==> flow/design.v <==
`timescale 1ns / 1ps
module Receiver(
input clock,
input reset,
input baudTick,
input rx,
output reg [7:0] rx_out,
output reg rx_done
    );
reg [1:0] state;
reg [4:0] s;
reg [4:0] n;
parameter idle = 2'b00;
parameter start = 2'b01;
parameter data = 2'b10;
parameter stop = 2'b11;
always @(negedge clock) begin
    if(reset) begin
        state = idle;
        rx_done=0;
        rx_out=8'd0;
        s=4'd0;
        n=4'd0;
    end
    else begin    
        case(state)
            idle: begin
                rx_done=0;   
                rx_out=8'd0;                            
                if(rx==0) begin
                    state=start;
                    s=0;
                end
                else begin
                    state=idle;  
                end
              end
            start: begin
                if(baudTick==1) begin
                    if(s==7) begin
                        s=4'd0;
                        n=4'd0;
                        state = data;
                  end            
                  else begin
                        s=s+1;                
                   end
                 end
            end                     
            data : begin              
               if(baudTick==1) begin                
                   if(s==15) begin
                         rx_out=(rx<<n)|(rx_out);  
                         s=4'd0;                      
                         if(n==7) begin 
                            state = stop;
                            n=4'd0;
                         end                         
                         else n=n+1;                                                                          
                   end 
                   else begin 
                        s=s+1;
                   end                                      
                end
            end 
            stop: begin
                 if(baudTick==1) begin
                    if(n==15) begin
                        n=4'd0;
                        s=4'd0;
                        state=idle;
                        rx_done=1'b1;
                    end
                    else begin
                        n=n+1;
                    end
                 end                                    
            end               
         endcase                                                  
    end
end
endmodule
# Tool chain data of Receiver
# Tool output for the design above, in the order of the flow.
# Lines are those of the file above, counted from 1.
# Cell names lack the library's common part.
# A cell with -- has no value.
# design
top_module,Receiver
clock_port,clock
cell_library,sky130hd
corner,tt_025C_1v80

# Elaborated design
# Source: Yosys, flattened and elaborated, memories not mapped. Widths are those after wreduce. Registers that Yosys merges into a memory's read port (data or address) are not register bits. Print and check cells do not count. Equal cells are merged and count once.
# op_classes
addsub,2
shift,1
mux,31
bitwise,4
reduce_logical,8
eq_ne,15
# op_table
op,count
5-bit two-way mux,14
5-bit parallel mux with 4-bit select,1
2-bit != test with constant B,8
8-bit parallel mux with 2-bit select,1
8-bit two-way mux,2
5-bit parallel mux with 3-bit select,1
2-bit two-way mux,7
5-bit by 1-bit adder with 5-bit output with constant B,2
5-bit by 3-bit == test with 1-bit output with constant B,2
5-bit by 4-bit == test with 1-bit output with constant B,2
1-bit by 5-bit << shifter with 8-bit output,1
8-bit OR,1
2-bit parallel mux with 4-bit select,1
7-bit AND reduction,1
3-bit AND reduction,2
6-bit AND reduction,1
5-bit AND reduction,1
2-bit == test with constant B,2
2-bit OR reduction,2
1-bit NOT,3
1-bit two-way mux,3
2-bit by 1-bit == test with 1-bit output with constant B,1
2-bit logical NOT,1
1-bit parallel mux with 2-bit select,1
# bits
in_bits,4
reg_bits,21
wordCells,66
output_inout_bits,9

# Logic depth
# Yosys ltp: most cells in a row. Word level: on the elaborated netlist, between registers, memories and ports. Mapped: between sequential cells and ports; inverters and the memories' decode and read muxes count.
# logic_depth
depth_word,5
ABC_AREA,0
depth_mapped,8
ltp_nobuf,8

# Netlist
# Yosys stat after the flow's synthesis: flattened, memories mapped to cells. It holds for the ABC_AREA given above (unset counts as 0); a run with the other value may have another netlist.
# types
cell,count,type_area_um2
dfxtp_1,23,460.442
a21oi_1,18,90.086
ha_1,6,75.072
nor2_1,13,48.797
a31oi_1,7,43.792
o21ai_0,8,40.038
a21oi_4,2,32.531
nand2b_1,5,31.28
inv_1,8,30.029
nand4bb_4,1,27.526
and4bb_2,2,25.024
nand3_1,5,25.024
nand4_1,4,25.024
buf_6,2,22.522
nor3_1,4,20.019
nor2b_1,3,18.768
nand4b_1,2,17.517
a211oi_1,2,15.014
# Not listed: further types 23, cells in them 31.
# mapped
ff_cells,23
cells,146
buf_cells,8
seqArea_um2,460.4
yosys_area_um2,1275.0

# Receiver through Yosys and OpenROAD on sky130hd: 2 stored runs, unordered, with their settings and measured results. The constraints put input and output delay at 20% of the set period each and load the outputs with 0.01 pF.
# By "design_power_mw" is meant OpenSTA's value without simulated activity: inputs other than the clock are taken to toggle once in ten clock periods, and the tool carries that through the logic.
# Among the settings, n/a means not set for that run.
# Among the results, n/a means that no value is shown for the run.
run,period_ns,CORE_UTILIZATION,PLACE_DENSITY,CORE_MARGIN,CELL_PAD_IN_SITES_GLOBAL_PLACEMENT,ABC_AREA,GPL_TIMING_DRIVEN,GPL_ROUTABILITY_DRIVEN,MAX_ROUTING_LAYER,CAP_MARGIN,SLEW_MARGIN,SETUP_SLACK_MARGIN,PLACE_DENSITY_LB_ADDON,CTS_CLUSTER_DIAMETER,MIN_ROUTING_LAYER,ys_area_um2,final_die_area_um2,finish.utilization_frac,fin_ws_ps,setupTns_ps,fin_hold_ws_ps,design_power_mw
flow run 1,3.74,69,0.81,8,2,0,1,0,met4,20,20,n/a,n/a,n/a,n/a,n/a,n/a,n/a,n/a,n/a,n/a,n/a
flow run 2,7.6,32,n/a,2,3,1,n/a,n/a,n/a,20,30,2.07,0.06,389,met1,1244.9,4405.6,0.521,1524,0,449,0.3291
# Flow run 1: stopped before the end: placement reported GPL-0301
