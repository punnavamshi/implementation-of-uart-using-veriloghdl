==> flow/design.v <==
`timescale 1ns / 1ps
module Transmitter(
input clock,
input reset,
input baudTick,
input [7:0] tx_in,
input tx_start,
output reg tx,
output reg tx_done
    );  
reg [4:0] s;
reg [4:0] n;
reg [7:0] b;
reg [1:0] state;
parameter idle = 2'b00;
parameter start = 2'b01;
parameter data = 2'b10;
parameter stop = 2'b11;
always @(posedge clock) begin
    if(reset) begin
        state = idle;
        tx_done=1'b0;
        tx=1'b0;
        s=4'd0;
        n=4'd0;
    end
    else begin    
        case(state)
            idle: begin
                tx_done=1'b0;   
                tx=1'b0;                            
                if(tx_start==1) begin
                    b=tx_in;
                    state=start;
                    s=0;
                end
                else begin
                    state=idle;  
                end
              end
            start: begin
                if(baudTick==1) begin
                    if(s==15) begin
                        s=4'd0;
                        n=4'd0;
                        state = data;
                  end            
                  else begin
                        s=s+1;
                        tx=0;                
                   end
                 end
            end                     
            data : begin              
               if(baudTick==1) begin                
                    if(s==15) begin
                        if(n==7) begin
                            state = stop;
                            n=4'd0;
                            s=4'd0;
                        end
                        else begin 
                            b=b>>1;                    
                            n=n+1;
                            s=4'd0;
                            tx=b[0];
                        end                        
                   end
                   else s=s+1;                                                                                             
               end
               else    tx=b[0];                             
            end 
            stop: begin
                 if(baudTick==1) begin
                    if(n==15) begin
                        n=4'd0;
                        s=4'd0;
                        tx=1'b0;
                        state=idle;
                        tx_done=1'b1;
                    end
                    else begin
                        tx=1'b1;                        
                        n=n+1;
                    end
                 end                                    
            end               
         endcase                                                  
    end
end
endmodule
# == From RTL to reports: Transmitter ==
# What the tools print for Transmitter, step after step.
# Line numbers count from 1 in the design file above.
# Operators carry their Yosys type and port widths (W data, S select, Z words).
# A cell with n/a has no value.
# design
top_module,Transmitter
clock,clock
library,sky130hd
corner,tt_025C_1v80

# == After elaboration ==
# Counts by Yosys on the flattened word-level netlist (proc, flatten, opt, wreduce; memories kept). Register bits leave out memories and registers merged into their read ports (data or address). Print and check cells are left out. Cells with the same type and inputs are merged into one.
# bits
register_bits,22
in_bits,12
output_inout_bits,2
wordCells,79
# op_classes
add_sub_neg,2
eq_ne,19
mux,39
bitwise,4
n_reduce_logical,9
# op_table
cell,count
$mux W5,12
$mux W8,4
$pmux W5 S3,2
$ne A2 B2 Y1 const B,10
$pmux W8 S2,1
$mux W2,7
$reduce_and A6 Y1,2
$add A5 B1 Y5 const B,2
$eq A5 B4 Y1 const B,2
$mux W1,10
$pmux W2 S4,1
$reduce_and A7 Y1,1
$ne A3 B3 Y1 const B,2
$eq A5 B3 Y1 const B,1
$reduce_and A5 Y1,1
$not A1 Y1,4
$eq A2 B2 Y1 const B,2
$reduce_or A2 Y1,2
$reduce_and A4 Y1,1
$pmux W1 S4,1
$reduce_and A3 Y1,1
$eq A2 B1 Y1 const B,1
$ne A2 B1 Y1 const B,1
$logic_not A2 Y1,1
$pmux W1 S2,1

# == Logic depth ==
# Depth = most cells in a row (Yosys ltp): at word level without a register or memory, in the mapped netlist without a sequential cell, where the memories' decode and read muxes count.
# depth
word_depth,5
ABC_AREA,0
depth_mapped,8

# == After synthesis ==
# Source: synth_stat.txt of the flow (Yosys; design flattened, memories mapped). It holds for the ABC_AREA given above (unset counts as 0); a run with the other value may have another netlist.
# The area totals of this step are shown rounded.
# by_type
cell_type,count,type_area_um2
sky130_fd_sc_hd__dfxtp_1,16,320.307
sky130_fd_sc_hd__edfxtp_1,8,240.23
sky130_fd_sc_hd__mux2_2,7,78.826
sky130_fd_sc_hd__ha_1,4,50.048
sky130_fd_sc_hd__a21oi_1,9,45.043
sky130_fd_sc_hd__nand3_1,8,40.038
sky130_fd_sc_hd__o21ai_0,7,35.034
sky130_fd_sc_hd__nor2_1,9,33.782
sky130_fd_sc_hd__nand2_1,8,30.029
sky130_fd_sc_hd__nand2b_1,4,25.024
sky130_fd_sc_hd__mux2i_1,2,20.019
sky130_fd_sc_hd__inv_1,5,18.768
sky130_fd_sc_hd__or3b_1,2,17.517
sky130_fd_sc_hd__o32ai_2,1,16.266
sky130_fd_sc_hd__nand3b_1,2,15.014
sky130_fd_sc_hd__nor3b_1,2,15.014
sky130_fd_sc_hd__nor2b_1,2,12.512
sky130_fd_sc_hd__o22ai_1,2,12.512
# Other cell types: 25; their cells: 26.
# synth_totals
cells,124
area_um2,1220
sequential_area_um2,561
ff_cells,24

# == Path before layout ==
# Source: OpenSTA report_checks on the synthesized netlist (no wires, ideal clock, input and output delay 20% of the period each), path of least setup slack; recovery checks are left aside. Register names are those of the netlist, which keeps one name where synthesis merged equal registers.
# synth_path
kind,reg2reg
start,register s[0]
end,register b[0]
tclk_ns,1.78
setup_ns,0.332
arrival_time_ns,1.510
required_time_ns,1.448
path_slack_ns,-0.062
delay_ns,1.842
stages,6
period_less_setup_slack_ns,1.842
# "delay_ns" = arrival - input delay + setup time.
# "stages": output pins that drive a net of the path, with the launching flip-flop's if there is one; two outputs of one cell count as two.
# "period_less_setup_slack_ns" is the clock period less the worst setup slack; recovery checks do not enter. This is arithmetic on one report: input and output delays are still those of the set period (20% each).
# The rows between start and end are the longest chain of elaborated cells between them; the timing report does not say that the signal goes this way. Where chains are equally long, one stands for them.
# A line is the first line of the expression or statement that the cell stems from. Yosys adds cells for indexed reads and writes and turns some case tables into memories.
# At most two assigning lines are given for a register; there are more.
# Only ways into the end's enable, where the timed path ends, are counted here.
# synth_between
path_cell_list,sky130_fd_sc_hd__dfxtp_1 sky130_fd_sc_hd__ha_1 sky130_fd_sc_hd__nand3_2 sky130_fd_sc_hd__or3b_1 sky130_fd_sc_hd__o21ai_0 sky130_fd_sc_hd__and3_1
elab_chain_len,3
cells_between,3
classes_between,eq/ne: 2; reduce/logical: 1
# synth_lines
element,line_no,rtl
"start, declared",11,reg [4:0] s;
"start, assigned",49,s=s+1;
"start, assigned",69,else s=s+1;
$eq A5 B4 Y1,56,if(s==15) begin
$ne A2 B2 Y1,n/a,
$reduce_and A6 Y1,n/a,
"end, assigned",33,b=tx_in;
"end, assigned",63,b=b>>1;
"end, declared",13,reg [7:0] b;

# == Worst path after layout ==
# Path of least setup slack in the final report of stored run 1 (OpenROAD, finished layout, wires in). Where an end is a register, its clock arrival counts in the times.
# layout_path
kind,in2reg
start,input baudTick
end,register b[7]
tclk_ns,3.84
input_delay_ns,0.77
setup_ns,0.32
arrival_time_ns,2.48
required_time_ns,3.83
path_slack_ns,1.34
stages,4
# The rows between start and end are the longest chain of elaborated cells between them; the timing report does not say that the signal goes this way. Where chains are equally long, one stands for them.
# Only ways into the end's enable, where the timed path ends, are counted here.
# layout_between
path_cell_list,sky130_fd_sc_hd__clkdlybuf4s50_1 sky130_fd_sc_hd__or3b_1 sky130_fd_sc_hd__o21ai_0 sky130_fd_sc_hd__and3_1
elab_chain_len,2
cells_between,2
cone_lines,0
classes_between,eq/ne: 1; reduce/logical: 1
# layout_lines
element,line_no,rtl
"start, declared",5,"input baudTick,"
$ne A2 B2 Y1,n/a,
$reduce_and A6 Y1,n/a,
"end, assigned",33,b=tx_in;
"end, assigned",63,b=b>>1;
"end, declared",13,reg [7:0] b;

# Measured results for Transmitter: 2 stored runs of the Yosys and OpenROAD flow on sky130hd. The settings differ; the order carries no meaning. The constraints put input and output delay at 20% of the set period each and load the outputs with 0.01 pF.
# "period_less_ws_ns" is the run's clock period less its worst setup slack. It is reckoned from that one timing run; input and output delays stay at 20% of the period that was set.
# By "critical_path_time_ns" is meant the share of the clock period that the worst setup path is allowed (20% is reserved at inputs, 20% at outputs), minus its slack. Clock arrival times at its registers enter into it.
# "total_power_mw" rests on the timing tool's default activity at the inputs, not on a simulated workload.
# The measured numbers are rounded.
# A setting shown as . is not set for that run.
run,period_ns,CORE_UTILIZATION,SETUP_SLACK_MARGIN,CORE_MARGIN,GPL_TIMING_DRIVEN,CAP_MARGIN,SLEW_MARGIN,MAX_ROUTING_LAYER,PLACE_DENSITY,CORE_ASPECT_RATIO,TNS_END_PERCENT,GPL_ROUTABILITY_DRIVEN,CTS_CLUSTER_DIAMETER,synth_area_um2,design_die_area_um2,final_cell_area_um2,utilization_pct,setup_worst_slack_ns,total_negative_slack_ns,timing.hold.ws_ns,total_power_mw,period_less_ws_ns,critical_path_time_ns,worstPathKind
stored run 1,3.84,45,0.51,5,1,20,20,met5,.,.,.,.,.,1220,3860,1400,52.0,1.34,0.000,0.498,0.432,2.495,1.73,in2reg
stored run 2,2.43,64,-0.03,2,.,25,20,met4,0.42,0.55,95,1,282,1220,2290,1440,82.3,0.325,0.000,0.468,0.736,2.105,2.10,reg2reg
